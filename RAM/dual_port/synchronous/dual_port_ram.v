==> flow/design.v <==
module dual_port_ram (
    input clk, we_a, we_b,
    input [3:0] addr_a, addr_b,
    input [7:0] din_a, din_b,
    output reg [7:0] dout_a, dout_b
);
reg [7:0] mem [15:0];
always @(posedge clk) begin
    if (we_a)
        mem[addr_a] <= din_a;
    else
        dout_a <= mem[addr_a];
    if (we_b)
        mem[addr_b] <= din_b;
    else    
        dout_b <= mem[addr_b];
end
endmodule
Step by step through the tools: dual_port_ram
The steps from the RTL of dual_port_ram to its reports follow in flow order.
Lines are those of the file above, counted from 1.
Not given: n/a
- top module: dual_port_ram
- clock port: clk
- standard-cell library: sky130hd
- timing corner: tt_025C_1v80

Word level
Counts by Yosys on the flattened word-level netlist (proc, flatten, opt, wreduce; memories kept). Register bits leave out memories and registers merged into their read ports (data or address); mux counts leave out enables and synchronous resets folded into registers. Print and check cells are left out. Cells with the same type and inputs are merged into one.
Yosys's memory passes give these memory sizes; they may raise the number of words (mostly to a power of two), join words into wider ones and drop unused or constant bits.
- flip-flop bits (word level): 0
- noted latch bits: 0
- memory bits (writable): 128
- ROM bits: 0
- noted clocked read ports x word width: 16
- noted memories kept: 1
- noted output and inout bits: 16
- word-level cells: 9
- add/subtract/negate cells at 0
- $mul: 0
- noted div/mod/pow operators: 0
- noted $lt $le $gt $ge: 0
- eq/ne operators: 0
- shift operators at 0
- mux-type cells: 6
- noted bitwise gates (word level): 0
- noted reductions and logical operators: 2
- memories (name ; depth ; bits a word ; rd ports ; wr ports ; line ; RTL):
    mem ; 16 ; 8 ; 2 ; 2 ; 7 ; reg [7:0] mem [15:0];
- operators by type and width (kind ; count):
    two-way mux 8 bit ; 2
    two-way mux 4 bit ; 2
    logical NOT 1 bit ; 2
    two-way mux 1 bit ; 2

Logic depth
Longest topological path by Yosys (ltp), each cell counted once; first at word level (registers and memories cut), then after technology mapping (sequential cells cut; the memories' decode and read muxes count).
- noted word-level depth: 1
- ABC_AREA at 1
- gate-level depth with buffers at 11
- noted mapped depth without buffers: 9

Synthesis result
The flow's flattened synthesis, as Yosys stat reports it; memories are mapped. The netlist is that of the ABC_AREA named above (0 if unset); the other value can give another one.
Totals and module areas in this step are rounded.
- cell types (cell ; count):
    sky130_fd_sc_hd__edfxtp_1 ; 144
    sky130_fd_sc_hd__nand2_1 ; 828
    sky130_fd_sc_hd__o21ai_0 ; 113
    sky130_fd_sc_hd__inv_1 ; 58
    sky130_fd_sc_hd__o21ai_1 ; 25
    sky130_fd_sc_hd__clkbuf_1 ; 33
    sky130_fd_sc_hd__buf_2 ; 21
    sky130_fd_sc_hd__buf_1 ; 14
    sky130_fd_sc_hd__o22ai_1 ; 6
    sky130_fd_sc_hd__nor2_1 ; 8
    sky130_fd_sc_hd__nand3_1 ; 5
    sky130_fd_sc_hd__nor3_2 ; 2
    sky130_fd_sc_hd__nand4_1 ; 2
    sky130_fd_sc_hd__nor2_2 ; 2
    sky130_fd_sc_hd__clkinv_1 ; 3
    sky130_fd_sc_hd__nand3_2 ; 1
    sky130_fd_sc_hd__inv_2 ; 2
- cell count at 1267
- noted mapped area: 8790 um2
- sequential part of the area: 4320 um2
- noted flip-flop cells: 144
- buffers: 68

Worst setup path after synthesis
Path of least setup slack by OpenSTA after synthesis, without wires, with an ideal clock, recovery checks aside; 20% of the period is set as input and as output delay. Where synthesis merged equal registers, the netlist keeps one of their names.
- kind: input port to flip-flop
- from: in addr_a[1]
- to: mem mem[1][0]
- noted period: 2.9 ns
- input delay: 0.580 ns
- time at the first pin at 0.580 ns
- data arrival time at 1.953 ns
- data required time: 2.516 ns
- noted slack: 0.563 ns
- path delay: 1.757 ns
- stages at 5
- buffers on the path at 2
- noted period reached after synthesis: 2.337 ns
"path delay" is the arrival time less input delay plus setup time.
"stages" counts driving pins, that of a launching flip-flop among them; a cell with two outputs on the path counts twice.
"period reached after synthesis" = period - worst setup slack (recovery checks aside). The figure is calculated, with input and output delays left at 20% of the set period.
Between the ends stands the longest chain of elaborated cells between them, by number of cells; it is not shown to be the way that was timed. Of several equally long chains one is given.
Each line given opens the expression or statement behind the cell; cells for indexed reads and writes are added by Yosys, which also makes memories of some case tables.
- path through: sky130_fd_sc_hd__clkbuf_1 > sky130_fd_sc_hd__clkinv_1 > sky130_fd_sc_hd__clkbuf_1 > sky130_fd_sc_hd__nand3_1 > sky130_fd_sc_hd__o21ai_0
- cells in the longest elaborated chain at 1
- RTL lines, path post-synthesis (what ; line ; RTL):
    start, declared ; 3 ; input [3:0] addr_a, addr_b,
    two-way mux 4 bit ; 9 ; if (we_a)
    end, declared ; 7 ; reg [7:0] mem [15:0];

Path in the finished layout
From the final timing report of flow run 1: the path of least setup slack in the routed layout; clock arrival at registers is part of the times.
- kind: input port to flip-flop
- from: in addr_b[0]
- to: reg dout_b[7]
- noted period: 1.39 ns
- input delay: 0.28 ns
- time at the first pin at 0.28 ns
- data arrival time at 1.55 ns
- data required time: 1.58 ns
- noted slack: 0.02 ns
- stages at 11
- buffers on the path at 2
- path through: sky130_fd_sc_hd__buf_2 > sky130_fd_sc_hd__inv_2 > sky130_fd_sc_hd__buf_4 > sky130_fd_sc_hd__nand2_1 > sky130_fd_sc_hd__nand2_1 > sky130_fd_sc_hd__nand2_1 > sky130_fd_sc_hd__nand2_1 > sky130_fd_sc_hd__nand2_1 > sky130_fd_sc_hd__nand2_1 > sky130_fd_sc_hd__inv_1 > sky130_fd_sc_hd__nand2_1
- RTL lines, path after layout (what ; line ; RTL):
    start, declared ; 3 ; input [3:0] addr_a, addr_b,
    end, declared ; 5 ; output reg [7:0] dout_a, dout_b
No chain of elaborated cells between the ends is given.

Memo
Re: implementation data of dual_port_ram

2 stored runs of dual_port_ram in the flow (synthesis by Yosys, layout by OpenROAD, sky130hd cells), in arbitrary order. Constraints: input delay and output delay 20% of the set period each, output load 0.01 pF.
"reached clock period" means the clock period less the worst setup slack. The figure is calculated, with input and output delays left at 20% of the set period.
"worst setup path time" means the part of the period allowed to the worst setup path (the constraints hold back 20% at inputs and 20% at outputs) less its slack; where the path has registers, the arrival times of their clocks count too.
"total design power": no workload was simulated; the value follows from the tool's default switching activity.
Values from the reports are rounded here.

Flow run 1
Settings were period_ns = 1.39; CORE_UTILIZATION = 30; PLACE_DENSITY_LB_ADDON = 0.21; CORE_ASPECT_RATIO = 0.91; CELL_PAD_IN_SITES_GLOBAL_PLACEMENT = 2; TNS_END_PERCENT = 35; ABC_AREA = 1; GPL_ROUTABILITY_DRIVEN = 1; CTS_CLUSTER_DIAMETER = 265; MIN_ROUTING_LAYER = met2; CAP_MARGIN = 20; CORE_MARGIN = 2; SLEW_MARGIN = 20
- noted the reached clock period: 1.369 ns
- final utilization: 41.6%
- noted the worst setup slack after layout: 0.021 ns
- smallest hold slack: 0.494 ns
- total design power: 12.3 mW
- overall die area: 30,700 um2
- noted the setup total negative slack: 0.000 ns
- noted the netlist area reported by Yosys: 8,790 um2
- worst setup path time at 1.09 ns
- critical path type: input port to flip-flop

Flow run 2
Settings were period_ns = 1.91; CORE_UTILIZATION = 22; SETUP_SLACK_MARGIN = 0.52; PLACE_DENSITY_LB_ADDON = 0.05; CORE_ASPECT_RATIO = 0.72; CELL_PAD_IN_SITES_GLOBAL_PLACEMENT = 0; TNS_END_PERCENT = 90; CTS_CLUSTER_SIZE = 77; CTS_CLUSTER_DIAMETER = 88; CAP_MARGIN = 25; SLEW_MARGIN = 40; MIN_ROUTING_LAYER = met1; MAX_ROUTING_LAYER = met5; CORE_MARGIN = 2
- noted the reached clock period: 1.550 ns
- final utilization: 32.4%
- noted the worst setup slack after layout: 0.360 ns
- smallest hold slack: 0.543 ns
- total design power: 8.46 mW
- overall die area: 38,400 um2
- noted the setup total negative slack: 0.000 ns
- noted the netlist area reported by Yosys: 8,100 um2
- worst setup path time at 1.55 ns
- critical path type: flip-flop to flip-flop
