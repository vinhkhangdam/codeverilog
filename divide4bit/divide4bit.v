==> flow/design.v <==
module compare (
    input [3:0] s1, s2,
    output result_compare
);
assign result_compare = (s1 < s2);
endmodule
module upcounter (
    input clock, reset, enable,
    output reg [3:0] result_counter
);
always @(posedge clock or posedge reset) begin
    if (reset)
        result_counter <= 0;
    else if (enable)
        result_counter <= result_counter + 1;
end
endmodule
module divide4bit (
    input wire clk, rst, start,
    input [3:0] a, b, 
    output reg [3:0] div, remainder,
    output reg done
);
    reg [3:0] temp_dividend;
    reg counting; 
    reg counter_reset; 
    wire lt_signal; 
    wire [3:0] count;
    upcounter u1 (
        .clock(clk),
        .reset(counter_reset),
        .enable(counting),
        .result_counter(count)
    );
    compare c1 (
        .s1(temp_dividend),
        .s2(b),
        .result_compare(lt_signal)
    );
    always @(posedge clk or posedge rst) begin
        if (rst) begin  
            div <= 0;
            remainder <= 0;
            temp_dividend <= 0;
            done <= 0;
            counting <= 0;
            counter_reset <= 1;
        end
        else if (start) begin  
            temp_dividend <= a;
            counting <= 1;  
            done <= 0; 
            counter_reset <= 1;  
        end
        else if (counting) begin  
            counter_reset <= 0;
            if (!lt_signal)
                temp_dividend <= temp_dividend - b;
            else begin
                div <= count + 4'b0001;
                remainder <= temp_dividend;
                done <= 1;
                counting <= 0;
            end
        end
    end
endmodule
## From RTL to reports: divide4bit

Tool output for the design above, in the order of the flow.
Line numbers count from 1 in the design file above.
Cell names lack the library's common part.
A cell with n/a has no value.

| design | value |
|---|---|
| top module | divide4bit |
| clock input | clk |
| library | sky130hd |
| library corner | tt_025C_1v80 |

## After elaboration

Source: Yosys, flattened and elaborated, memories not mapped. Widths are those after wreduce. Registers that Yosys merges into a memory's read port (data or address) are not register bits. Print and check cells do not count.

| word-level totals | value |
|---|---|
| register bits after elaboration | 19 |
| input port bits | 11 |
| output and inout port bits | 9 |
| cells after elaboration | 29 |

| operators by class | value |
|---|---|
| add/sub/neg operators | 3 |
| magnitude comparators | 1 |
| equality and inequality tests | 1 |
| muxes and demuxes | 11 |
| bitwise operators | 1 |
| reductions and logical operators | 5 |

Operators with widths:

| operator | number |
|---|---|
| 2-to-1 mux 4 bit | 3 |
| adder 4 x 1 -> 4 bit with constant B | 2 |
| 2-to-1 mux 1 bit | 8 |
| AND reduction 2 bit | 2 |
| nonzero test 2 bit | 2 |
| subtractor 4 bit | 1 |
| less-than comparator 4 bit | 1 |
| AND reduction 3 bit | 1 |
| != test 2 bit with constant B | 1 |
| inverter 1 bit | 1 |

## Longest topological paths

Yosys ltp: most cells in a row. Word level: on the elaborated netlist, between registers, memories and ports. Mapped: between sequential cells and ports; inverters and the memories' decode and read muxes count.

| logic depth | value |
|---|---|
| word-level depth | 4 |
| ABC_AREA | 0 |
| mapped depth | 7 |
| gate-level depth less buffers | 7 |

## Synthesis result

Source: synth_stat.txt of the flow (Yosys; design flattened, memories mapped). It holds for the ABC_AREA given above (unset counts as 0); a run with the other value may have another netlist.
Totals and module areas in this step are rounded.

Cells by type:

| type | number | total area (sq um) |
|---|---|---|
| dfrtp_1 | 18 | 450.432 |
| mux2_4 | 7 | 105.101 |
| ha_1 | 5 | 62.56 |
| inv_1 | 11 | 41.29 |
| xnor2_1 | 4 | 35.034 |
| dfstp_2 | 1 | 26.275 |
| xor2_1 | 3 | 26.275 |
| fa_1 | 1 | 20.019 |
| o211a_1 | 2 | 20.019 |
| a2bb2oi_1 | 2 | 17.517 |
| nand3_4 | 1 | 17.517 |
| o2111ai_1 | 2 | 17.517 |
| o21ai_4 | 1 | 16.266 |
| o21ai_0 | 3 | 15.014 |
| nor2b_4 | 1 | 13.763 |
| a31oi_1 | 2 | 12.512 |
| buf_6 | 1 | 11.261 |
| mux2_2 | 1 | 11.261 |

Not listed: further types 16, cells in them 21.

| synthesis totals | value |
|---|---|
| standard cells after synthesis | 87 |
| cell area after synthesis | 1040 sq um |
| sequential part of the area | 477 sq um |
| mapped flip-flops | 19 |

The figures by module come from a second, unflattened synthesis with its own total; it is not the netlist above.

| second synthesis, totals | value |
|---|---|
| cell total of the unflattened synthesis | 98 |
| area total of the unflattened synthesis | 1030 sq um |

Each row is one instance without its submodules.

Modules:

| module | times used | cells | area (sq um) | seq. area (sq um) |
|---|---|---|---|---|
| divide4bit | 1 | 75 | 777 | 377 |
| upcounter | 1 | 12 | 164 | 100 |
| compare | 1 | 11 | 85.1 | 0.0 |

## Timing after synthesis

OpenSTA on the mapped netlist: ideal clock, no wires. The path of least setup slack (recovery checks aside). Input and output delay are each 20% of the period. Register names are those of the netlist, which keeps one name where synthesis merged equal registers.

| timing after synthesis | value |
|---|---|
| path kind | in2reg |
| from | in b[0] |
| to | reg temp_dividend[2] |
| clock period | 3.64 ns |
| library setup time | 0.139 ns |
| launch time at the first pin | 0.728 ns |
| arrival | 2.040 ns |
| required time | 3.501 ns |
| setup slack | 1.461 ns |
| delay of the path | 1.451 ns |
| driving pins on the path | 6 |
| path buffers | 0 |
| period reached after synthesis | 2.179 ns |

"delay of the path" is the arrival time less input delay plus setup time.
"driving pins on the path" counts driving pins, that of a launching flip-flop among them; a cell with two outputs on the path counts twice.
"period reached after synthesis" = period - worst setup slack (recovery checks aside). The figure is calculated, with input and output delays left at 20% of the set period.
Between the ends stands the longest chain of elaborated cells between them, by number of cells; it is not shown to be the way that was timed. Of several equally long chains one is given.
A line is the first line of the expression or statement that the cell stems from. Yosys adds cells for indexed reads and writes and turns some case tables into memories.
A register here has more assigning lines than the two given.

| between the ends, after synthesis | value |
|---|---|
| cell sequence | ha_1 fa_1 nor2b_4 o21ai_4 a2111oi_1 a211oi_1 |
| length of the longest elaborated chain | 4 |
| elaborated cells on any way between the ends | 7 |
| classes of those cells | add/sub: 1; compare: 1; eq/ne: 1; mux: 3; reduce/logical: 1 |

Ends and longest elaborated chain, after synthesis:

| element | line | source |
|---|---|---|
| start: declaration | 20 | `input [3:0] a, b,` |
| subtractor 4 bit | 58 | `temp_dividend <= temp_dividend - b;` |
| 2-to-1 mux 4 bit | 57 | `if (!lt_signal)` |
| 2-to-1 mux 4 bit | 55 | `else if (counting) begin` |
| 2-to-1 mux 4 bit | 49 | `else if (start) begin` |
| end: assignment | 50 | `temp_dividend <= a;` |
| end: assignment | 58 |  |
| end: declaration | 24 | `reg [3:0] temp_dividend;` |

## Timing after layout

Path of least setup slack in the final report of run 1 (OpenROAD, finished layout, wires in). Where an end is a register, its clock arrival counts in the times.

| timing after layout | value |
|---|---|
| path kind | in2reg |
| from | in b[0] |
| to | reg div[3] |
| clock period | 2.43 ns |
| library setup time | 0.10 ns |
| launch time at the first pin | 0.49 ns |
| arrival | 2.26 ns |
| required time | 2.62 ns |
| setup slack | 0.36 ns |
| driving pins on the path | 7 |
| path buffers | 1 |

Between the ends stands the longest chain of elaborated cells between them, by number of cells; it is not shown to be the way that was timed. Of several equally long chains one is given.

| between the ends, after layout | value |
|---|---|
| cell sequence | clkdlybuf4s50_1 ha_1 fa_2 nor2b_4 o21ai_4 nand3_4 mux2_4 |
| length of the longest elaborated chain | 2 |
| elaborated cells on any way between the ends | 2 |
| classes of those cells | compare: 1; reduce/logical: 1 |

Ends and longest elaborated chain, after layout:

| element | line | source |
|---|---|---|
| start: declaration | 20 | `input [3:0] a, b,` |
| less-than comparator 4 bit | 5 | `assign result_compare = (s1 < s2);` |
| AND reduction 3 bit | n/a |  |
| end: assignment | 42 | `div <= 0;` |
| end: assignment | 60 | `div <= count + 4'b0001;` |
| end: declaration | 21 | `output reg [3:0] div, remainder,` |

# Flow runs of divide4bit

Record of 2 stored runs of the RTL-to-layout flow on divide4bit, platform sky130hd. The runs are unordered. Constraints: input delay and output delay 20% of the set period each, output load 0.01 pF.
By "clock period achieved" is meant the clock period of the run minus its worst setup slack. This is arithmetic on one report: input and output delays are still those of the set period (20% each).
By "allowed time less slack (worst setup path)" is meant the share of the clock period that the worst setup path is allowed (20% is reserved at inputs, 20% at outputs), minus its slack. Clock arrival times at its registers enter into it.
"total power of the final layout": no workload was simulated; the value follows from the tool's default switching activity.
Measured values are rounded.

## Run 1

==> flow/run.sh <==
#!/bin/bash
# the make line also repeats the synthesis and layout settings of config.mk as NAME=value (left out here)
make -C /OpenROAD-flow-scripts/flow DESIGN_CONFIG=/design/flow/config.mk WORK_HOME=/design/flow/orfs CLKGATE_MAP_FILE= finish
==> flow/config.mk <==
export PLATFORM = sky130hd
export DESIGN_NAME = divide4bit
export DESIGN_NICKNAME = divide4bit
export VERILOG_FILES = /design/flow/design.v
export SDC_FILE = /design/flow/constraint.sdc
export NUM_CORES = 4
export LEC_CHECK = 0
export CAP_MARGIN = 20
export CELL_PAD_IN_SITES_GLOBAL_PLACEMENT = 3
export CORE_MARGIN = 8
export CORE_UTILIZATION = 35
export CTS_CLUSTER_SIZE = 35
export GPL_TIMING_DRIVEN = 0
export MAX_ROUTING_LAYER = met5
export PLACE_DENSITY_LB_ADDON = 0.25
export SETUP_SLACK_MARGIN = 0.33
export SLEW_MARGIN = 20
export TNS_END_PERCENT = 60
==> flow/constraint.sdc <==
create_clock -name core_clock -period 2.43 [get_ports {clk}]
set_input_delay 0.4860 -clock core_clock [delete_from_list [all_inputs] [get_ports {clk}]]
set_output_delay 0.4860 -clock core_clock [all_outputs]
set_load 0.01 [all_outputs]

| result of run 1 | value |
|---|---|
| post-synthesis cell area | 1040 sq um |
| area of the die | 4980 sq um |
| standard-cell area of the final layout | 1300 sq um |
| utilization in the final report | 44.0 % |
| setup slack of the worst path | 0.363 ns |
| total negative slack | 0.000 ns |
| total power of the final layout | 1.67 mW |
| clock period achieved | 2.067 ns |
| allowed time less slack (worst setup path) | 1.58 ns |
| critical path kind | in2reg |

## Run 2

==> flow/run.sh <==
#!/bin/bash
# the make line also repeats the synthesis and layout settings of config.mk as NAME=value (left out here)
make -C /OpenROAD-flow-scripts/flow DESIGN_CONFIG=/design/flow/config.mk WORK_HOME=/design/flow/orfs CLKGATE_MAP_FILE= finish
==> flow/config.mk <==
export PLATFORM = sky130hd
export DESIGN_NAME = divide4bit
export DESIGN_NICKNAME = divide4bit
export VERILOG_FILES = /design/flow/design.v
export SDC_FILE = /design/flow/constraint.sdc
export NUM_CORES = 4
export LEC_CHECK = 0
export CAP_MARGIN = 20
export CELL_PAD_IN_SITES_GLOBAL_PLACEMENT = 1
export CORE_ASPECT_RATIO = 1.75
export CORE_MARGIN = 2
export CORE_UTILIZATION = 33
export PLACE_DENSITY = 0.47
export SETUP_SLACK_MARGIN = 0.34
export SLEW_MARGIN = 20
export TNS_END_PERCENT = 40
==> flow/constraint.sdc <==
create_clock -name core_clock -period 1.8 [get_ports {clk}]
set_input_delay 0.3600 -clock core_clock [delete_from_list [all_inputs] [get_ports {clk}]]
set_output_delay 0.3600 -clock core_clock [all_outputs]
set_load 0.01 [all_outputs]

| result of run 2 | value |
|---|---|
| post-synthesis cell area | 1040 sq um |
| area of the die | 3650 sq um |
| standard-cell area of the final layout | 1490 sq um |
| utilization in the final report | 48.6 % |
| setup slack of the worst path | 0.015 ns |
| total negative slack | 0.000 ns |
| total power of the final layout | 2.53 mW |
| clock period achieved | 1.785 ns |
| allowed time less slack (worst setup path) | 1.78 ns |
| critical path kind | reg2reg |
